==> flow/design.v <==
module complent(in, CK, out, busy);
	input  [15:0] in;
	input  CK;
	output reg [15:0] out;
	output reg busy;
	reg [15:0] m, c;
	initial begin
		m = 16'h0000;
		c = 16'h0000;
		out  = 16'h0000;
		busy = 1'b0;
	end
	always@(posedge CK) begin
		if(busy == 1'b0) begin
			m    = 16'h0001;
			out  = 16'hffff ^ in;
			busy = 1'b1;
		end
		if(m == 16'h0000)
			busy = 1'b0;
		else begin
			c   = out & m;
			out = out ^ m;
			m   = c << 1;
		end
	end
endmodule
module adder(in1, in2, CK, out, busy);
	input [15:0] in1, in2;
	input CK;
	output reg [15:0] out;
	output reg busy;
	reg [15:0] cc,m;
	initial begin
		out = 16'h0000;
		cc  = 16'h0000;
		m   = 16'h0000;
		busy= 1'b0;
	end
	always@(posedge CK) begin
		if(busy == 1'b0) begin
			out = in1 ^ in2; 
			cc  = in1 & in2;
			cc  = cc << 1;
			m   = 16'h0000;
			busy= 1'b1;
		end
		if(cc == 16'h0000)
			busy = 1'b0;
		else begin
			m   = out & cc;
			out = out ^ cc;
			cc  = m << 1;
		end
	end 
endmodule
module alu16(inputR1, inputR2, instruction, CK, outputR, busy);
	input [15:0] inputR1, inputR2;
	input [2:0] instruction;
	input CK;
	output[15:0] outputR;
	output reg busy;
	reg [15:0] in1,in2;
	wire[3:0]  busyL;
	wire  [15:0] out, out1, out2, out3, out4, out5, out6;
	initial begin
		busy = 1'b0;
		in1  = 16'h0000;
		in2  = 16'h0000;
	end
	adder add(
		.in1(in1),
		.in2(in2),
		.CK(CK),
		.out(out),
		.busy(busyL[0])
	);
	complent com(
		.in(in1),
		.CK(CK),
		.out(out1),
		.busy(busyL[1])
	);
	muler mul(
		.in1(in1),
		.in2(in2),
		.CK(CK),
		.out(out2),
		.busy(busyL[2])
	);
	diver div(
		.in1(in1),
		.in2(in2),
		.CK(CK),
		.reminder(out3),
		.quotient(out4),
		.busy(busyL[3])
	);
	and16 and1(in1,in2, out5);
	or16 or1(in1,in2, out6);
	mux3to8 outp(
		.in(out),
		.in1(out1),
		.in2(out2),
		.in3(out3),
		.in4(out4),
		.in5(out5),
		.in6(out6),
		.in7(16'h0000),
		.CK(CK),
		.select(instruction),
		.out(outputR)
	);
	always @(posedge CK) begin
		if(busy == 1'b0) begin
			in1  = inputR1;
			in2  = inputR2;
		end
		busy = busyL[0] | busyL[1] | busyL[2] | busyL[3];
	end
endmodule
module diver(in1, in2, CK, reminder, quotient, busy);
	input [15:0] in1, in2;
	input CK;
	output reg [15:0] reminder, quotient;
	output reg busy;
	reg [31:0] m1, m2;
	reg [15:0] divisor;
	reg [5:0]  cnt;
	initial begin
		reminder = 16'h0000;
		quotient = 16'h0000;
		divisor	 = 16'h0000;
		m1		 = 32'h00000000;
		m2		 = 32'h00000000;
		cnt		 = 5'b00000;
		busy	 = 1'b0;
	end
	always @(posedge CK) begin
		if(busy == 1'b0) begin
			m1       = {16'h0000, in1};
			m2       = {in2, 16'h0000};
			divisor  = in2;
			reminder = 16'h0000;
			quotient = 16'h0000;
			busy     = 1'b1;
			cnt      = 5'b00000;
		end
		if(cnt < 5'b10001) begin
			if(m1[31:16] >= divisor) 
				m1 = m1 - m2 + 1'b1;
			else 
				m1 = m1;
			m1 = m1 << 1;
			cnt = cnt + 1'b1;
		end
		else 
			busy = 1'b0;
		if(cnt == 5'b10000) begin
			if(m1[31:16] >= divisor) 
				m1 = m1 - m2 + 1'b1;
			else 
				m1 = m1;
			reminder = m1[31:16];
			quotient = m1[15:0];
		end
	end
endmodule
module and4(in1, in2, out);
	input [3:0] in1, in2;
	output[3:0] out;
	and a1(out[0], in1[0], in2[0]);
	and a2(out[1], in1[1], in2[1]);
	and a3(out[2], in1[2], in2[2]);
	and a4(out[3], in1[3], in2[3]);
endmodule
module and16(in1, in2, out);
	input [15:0] in1, in2;
	output[15:0] out;
	and4 a11(.in1(in1[3:0]), .in2(in2[3:0]), .out(out[3:0]));
	and4 a12(.in1(in1[7:4]), .in2(in2[7:4]), .out(out[7:4]));
	and4 a13(.in1(in1[11:8]), .in2(in2[11:8]), .out(out[11:8]));
	and4 a14(.in1(in1[15:12]), .in2(in2[15:12]), .out(out[15:12]));
endmodule
module or4(in1, in2, out);
	input [3:0] in1, in2;
	output[3:0] out;
	or a1(out[0], in1[0], in2[0]);
	or a2(out[1], in1[1], in2[1]);
	or a3(out[2], in1[2], in2[2]);
	or a4(out[3], in1[3], in2[3]);
endmodule
module or16(in1, in2, out);
	input [15:0] in1, in2;
	output[15:0] out;
	or4 a11(.in1(in1[3:0]), .in2(in2[3:0]), .out(out[3:0]));
	or4 a12(.in1(in1[7:4]), .in2(in2[7:4]), .out(out[7:4]));
	or4 a13(.in1(in1[11:8]), .in2(in2[11:8]), .out(out[11:8]));
	or4 a14(.in1(in1[15:12]), .in2(in2[15:12]), .out(out[15:12]));
endmodule
module muler(in1, in2, CK, out, busy);
	input		[15:0] in1, in2;
	input  		CK;
	output reg	[15:0] out;
	output reg  busy;
	reg[15:0] m1, m2;
	initial begin
		m1 = 16'h0000;
		m2 = 16'h0000;
		out= 16'h0000;
		busy = 1'b0;
	end
	always @(posedge CK) begin
		if(busy == 1'b0) begin
			m1   = in1;
			m2   = in2;
			out  = 16'h0000;
			busy = 1'b1;
		end
		if(m2[0] == 1'b1) 
			out = out + m1;
		m1 = m1 << 1;
		m2 = m2 >> 1;
		if(m2 == 16'b0000) 
				busy = 1'b0;
	end
endmodule 
module mux3to8(in, in1, in2, in3, in4, in5, in6, in7, CK, select, out);
	input [15:0] in, in1, in2, in3, in4, in5, in6, in7;
	input [2:0]  select;
	input CK;
	output reg [15:0] out;
	always @(posedge CK) begin	
		case(select)
			3'b000:out = in;
			3'b001:out = in1;
			3'b010:out = in2;
			3'b011:out = in3;
			3'b100:out = in4;
			3'b101:out = in5;
			3'b110:out = in6;
			3'b111:out = in7;
		endcase
	end
endmodule
Step by step through the tools: alu16
The steps from the RTL of alu16 to its reports follow in flow order.
Lines are those of the file above, counted from 1.
Operators: Yosys type, input widths -> output width; for muxes data width and select width s.
Library cell names are shortened.
The mark -- stands for no value.
- top module: alu16
- clock port: CK
- library: sky130hd
- library corner: tt_025C_1v80

Word-level counts
Counts by Yosys on the flattened word-level netlist (proc, flatten, opt, wreduce; memories kept). Register bits leave out memories and registers merged into their read ports (data or address). Print and check cells are left out. Cells with the same type and inputs are merged into one.
- noted flip-flop bits (word level): 281
- latch bits at 0
- RAM bits: 0
- memory bits (read-only) at 0
- clocked read ports x word width at 0
- memory cells: 0
- input port bits: 36
- output and inout port bits at 17
- word-level cells: 112
- $add $sub $neg: 6
- $mul at 0
- div/mod/pow operators at 0
- magnitude comparators at 3
- equal/unequal tests: 9
- noted shift-type cells: 0
- multiplexer cells: 25
- bitwise operators at 42
- noted reductions and logical operators: 4
- operators with widths (kind ; count):
    $mux 16 ; 16
    $mux 32 ; 5
    $pmux 16 s8 ; 1
    $xor 16x16->16 ; 3
    $logic_not 16->1 ; 3
    $and 15x15->15 ; 3
    $ge 16x16->1 ; 2
    $add 32x1->32 const B ; 1
    $sub 32x32->32 ; 1
    $add 31x1->31 const B ; 1
    $sub 31x31->31 ; 1
    $mux 31 ; 1
    $or 1x1->1 ; 19
    $and 1x1->1 ; 16
    $add 16x16->16 ; 1
    $not 16->16 ; 1
    $eq 3x3->1 const B ; 4
    $mux 6 ; 2
    $eq 3x2->1 const B ; 2
    $add 6x1->6 const B ; 1
    $lt 6x5->1 const B ; 1
    $eq 6x5->1 const B ; 1
    $eq 3x1->1 const B ; 1
    $logic_not 3->1 ; 1
    $ne 2x2->1 const B ; 1

Depth
Yosys ltp: most cells in a row. Word level: on the elaborated netlist, between registers, memories and ports. Mapped: between sequential cells and ports; inverters and the memories' decode and read muxes count.
- depth in word-level cells at 9
- noted ABC_AREA: 0
- gate-level depth with buffers at 34
- depth with buffers taken out: 28

Netlist
The flow's flattened synthesis, as Yosys stat reports it; memories are mapped. The netlist is that of the ABC_AREA named above (0 if unset); the other value can give another one.
The area totals of this step are shown rounded.
- cell count at 1935
- noted cell area after synthesis: 17600 um^2
- noted area of sequential cells: 6280 um^2
- mapped flip-flops: 281
- noted buffer cells: 82
- cell types (type ; count ; area in all (um^2)):
    dfxtp_1 ; 216 ; 4.32E+03
    ha_1 ; 228 ; 2.85E+03
    edfxtp_1 ; 65 ; 1.95E+03
    mux2_2 ; 73 ; 822.038
    a21oi_1 ; 164 ; 820.787
    nand2_1 ; 197 ; 739.459
    inv_1 ; 144 ; 540.518
    nor2_1 ; 141 ; 529.258
    o21ai_0 ; 95 ; 475.456
    mux2i_1 ; 37 ; 370.355
    xnor2_1 ; 34 ; 297.786
    a21o_1 ; 39 ; 292.781
    mux4_2 ; 13 ; 292.781
    and2_1 ; 45 ; 281.52
    xor2_1 ; 31 ; 271.51
    nor2b_1 ; 43 ; 269.008
    clkbuf_1 ; 60 ; 225.216
    a211oi_1 ; 21 ; 157.651
Other cell types: 75; their cells: 289.
The figures by module come from a second, unflattened synthesis with its own total; it is not the netlist above.
- cell total of the unflattened synthesis: 1880
- area (unflattened synthesis): 18000 um^2
Each row is one instance without its submodules.
- by module (module ; instances ; cells ; area (um^2) ; seq. area (um^2)):
    diver ; 1 ; 1125 ; 9510 ; 2700
    muler ; 1 ; 241 ; 2410 ; 951
    adder ; 1 ; 151 ; 1860 ; 661
    complent ; 1 ; 142 ; 1520 ; 661
    mux3to8 ; 1 ; 153 ; 1460 ; 320
    alu16 ; 1 ; 36 ; 996 ; 981
    and4 ; 4 ; 4 ; 25.0 ; 0.0
    or4 ; 4 ; 4 ; 25.0 ; 0.0
    and16 ; 1 ; 0 ; 0.0 ; 0.0
    or16 ; 1 ; 0 ; 0.0 ; 0.0

Path before layout
Path of least setup slack by OpenSTA after synthesis, without wires, with an ideal clock, recovery checks aside; 20% of the period is set as input and as output delay. Where synthesis merged equal registers, the netlist keeps one of their names.
- path type: flip-flop to flip-flop
- start point: register div.busy
- end point: register div.reminder[15]
- noted clock period: 8150 ps
- noted library setup time: 130 ps
- time at the first pin: 0 ps
- arrival time: 6823 ps
- data required time: 8020 ps
- noted setup slack: 1197 ps
- delay of the path at 6953 ps
- stages on the path at 33
- buffers on the path: 6
- noted synthesis period reached: 6953 ps
"delay of the path" = arrival - input delay + setup time.
"stages on the path": output pins that drive a net of the path, with the launching flip-flop's if there is one; two outputs of one cell count as two.
"synthesis period reached" = period - worst setup slack (recovery checks aside). The figure is calculated, with input and output delays left at 20% of the set period.
The rows between start and end are the longest chain of elaborated cells between them; the timing report does not say that the signal goes this way. Where chains are equally long, one stands for them.
A line is the first line of the expression or statement that the cell stems from. Yosys adds cells for indexed reads and writes and turns some case tables into memories.
The path ends at the data pin of a flip-flop with enable; ways to the enable are not counted.
- cell sequence: dfxtp_1 > clkbuf_1 > clkbuf_1 > buf_2 > clkbuf_1 > buf_2 > buf_1 > and2_1 > ha_1 > inv_1 > ha_1 > inv_1 > fa_1 > nand2b_1 > a21oi_1 > o21ai_1 > o21ai_0 > o21a_1 > o41ai_1 > o21ai_0 > nand3_1 > ha_1 > ha_1 > a21o_1 > a21oi_1 > nor2b_1 > o41a_1 > nor3_2 > a211oi_1 > o31a_1 > or3_1 > a2111oi_2 > or2_1
- cells in the longest elaborated chain at 9
- elaborated cells on any way between the ends: 19
- RTL lines with such cells: 8
- those cells by class: add/sub: 5; compare: 3; eq/ne: 1; mux: 10
- ends and longest elaborated chain, post-synthesis (element ; RTL line ; source):
    from (decl) ; 126 ; output reg busy;
    from (assign) ; 146 ; busy = 1'b1;
    from (assign) ; 158 ; busy = 1'b0;
    $mux 32 ; 140 ; if(busy == 1'b0) begin
    $sub 31x31->31 ; 151 ; m1 = m1 - m2 + 1'b1;
    $add 31x1->31 ; 151 ;
    $mux 31 ; 150 ; if(m1[31:16] >= divisor)
    $mux 32 ; 149 ; if(cnt < 5'b10001) begin
    $sub 32x32->32 ; 161 ; m1 = m1 - m2 + 1'b1;
    $add 32x1->32 ; 161 ;
    $mux 32 ; 160 ; if(m1[31:16] >= divisor)
    $mux 16 ; 159 ; if(cnt == 5'b10000) begin
    to (assign) ; 144 ; reminder = 16'h0000;
    to (assign) ; 164 ; reminder = m1[31:16];
    to (decl) ; 125 ; output reg [15:0] reminder, quotient;

Timing after layout
Path of least setup slack in the final report of stored run 1 (OpenROAD, finished layout, wires in). Where an end is a register, its clock arrival counts in the times.
The path's times are printed in steps of 10 ps; the period is the one set.
- path type: flip-flop to flip-flop
- start point: register div.busy
- end point: register div.reminder[1]
- noted clock period: 5820 ps
- noted library setup time: 180 ps
- time at the first pin: 560 ps
- arrival time: 7170 ps
- data required time: 6200 ps
- noted setup slack: -970 ps
- stages on the path at 32
- buffers on the path: 8
The rows between start and end are the longest chain of elaborated cells between them; the timing report does not say that the signal goes this way. Where chains are equally long, one stands for them.
The path ends at the data pin of a flip-flop with enable; ways to the enable are not counted.
- cell sequence: dfxtp_4 > buf_8 > clkbuf_16 > buf_12 > mux2i_1 > ha_4 > inv_1 > ha_1 > a211o_1 > a2111oi_4 > nor3b_2 > o21a_1 > o21ai_0 > a21oi_1 > xnor2_1 > o221ai_2 > ha_1 > ha_4 > nand3_4 > o21bai_4 > buf_4 > buf_4 > buf_4 > buf_4 > buf_4 > nand3_1 > a21oi_1 > nor2b_1 > o21ai_0 > a21boi_1 > nand2_1 > o21ai_1
- cells in the longest elaborated chain at 9
- elaborated cells on any way between the ends: 19
- RTL lines with such cells: 8
- those cells by class: add/sub: 5; compare: 3; eq/ne: 1; mux: 10
- ends and longest elaborated chain, post-layout (element ; RTL line ; source):
    from (decl) ; 126 ; output reg busy;
    from (assign) ; 146 ; busy = 1'b1;
    from (assign) ; 158 ; busy = 1'b0;
    $mux 32 ; 140 ; if(busy == 1'b0) begin
    $sub 31x31->31 ; 151 ; m1 = m1 - m2 + 1'b1;
    $add 31x1->31 ; 151 ;
    $mux 31 ; 150 ; if(m1[31:16] >= divisor)
    $mux 32 ; 149 ; if(cnt < 5'b10001) begin
    $sub 32x32->32 ; 161 ; m1 = m1 - m2 + 1'b1;
    $add 32x1->32 ; 161 ;
    $mux 32 ; 160 ; if(m1[31:16] >= divisor)
    $mux 16 ; 159 ; if(cnt == 5'b10000) begin
    to (assign) ; 144 ; reminder = 16'h0000;
    to (assign) ; 164 ; reminder = m1[31:16];
    to (decl) ; 125 ; output reg [15:0] reminder, quotient;

Appendix: measured runs

Measured data: module alu16, platform sky130hd, 2 stored runs of the flow under differing settings, order arbitrary. Input and output delays are each 20% of the period that was set; the output load is 0.01 pF.
"clock period reached": clock period set for the run, less the worst setup slack. It is reckoned from that one timing run; input and output delays stay at 20% of the period that was set.
"time of the worst setup path" = time allowed to the worst setup path (clock period - input delay - output delay, where it has them) - its slack; a late launch clock adds to it, a late capture clock takes from it.
"power": no workload was simulated; the value follows from the tool's default switching activity.
"time of the worst setup path" is given in steps of 10 ps.
The measured numbers are rounded.

Stored run 1
Settings were period_ns = 5.82; CORE_UTILIZATION = 63; SETUP_SLACK_MARGIN = 0.15; PLACE_DENSITY = 0.5; CORE_ASPECT_RATIO = 1.51; CORE_MARGIN = 10; CELL_PAD_IN_SITES_GLOBAL_PLACEMENT = 0; GPL_TIMING_DRIVEN = 0; CTS_CLUSTER_DIAMETER = 118; CAP_MARGIN = 5; SLEW_MARGIN = 20
- time of the worst setup path: 6790 ps
- worst setup path kind: flip-flop to flip-flop
- noted the worst setup slack after layout: -971 ps
- clock period reached at 6791 ps
- area inside the die boundary: 35200 um^2
- power: 6100 uW
- cell area after synthesis: 17600 um^2
- worst hold slack in the final report at 475 ps
- utilization in the final report at 0.83

Stored run 2
Settings were period_ns = 8.0; CORE_UTILIZATION = 72; SETUP_SLACK_MARGIN = 1.11; PLACE_DENSITY_LB_ADDON = 0.25; HOLD_SLACK_MARGIN = 0.06; CORE_ASPECT_RATIO = 0.85; CELL_PAD_IN_SITES_DETAIL_PLACEMENT = 2; TNS_END_PERCENT = 40; ABC_AREA = 0; CAP_MARGIN = 25; SLEW_MARGIN = 35; MIN_ROUTING_LAYER = met1; CORE_MARGIN = 2
- incomplete, placement halted on DPL-0033
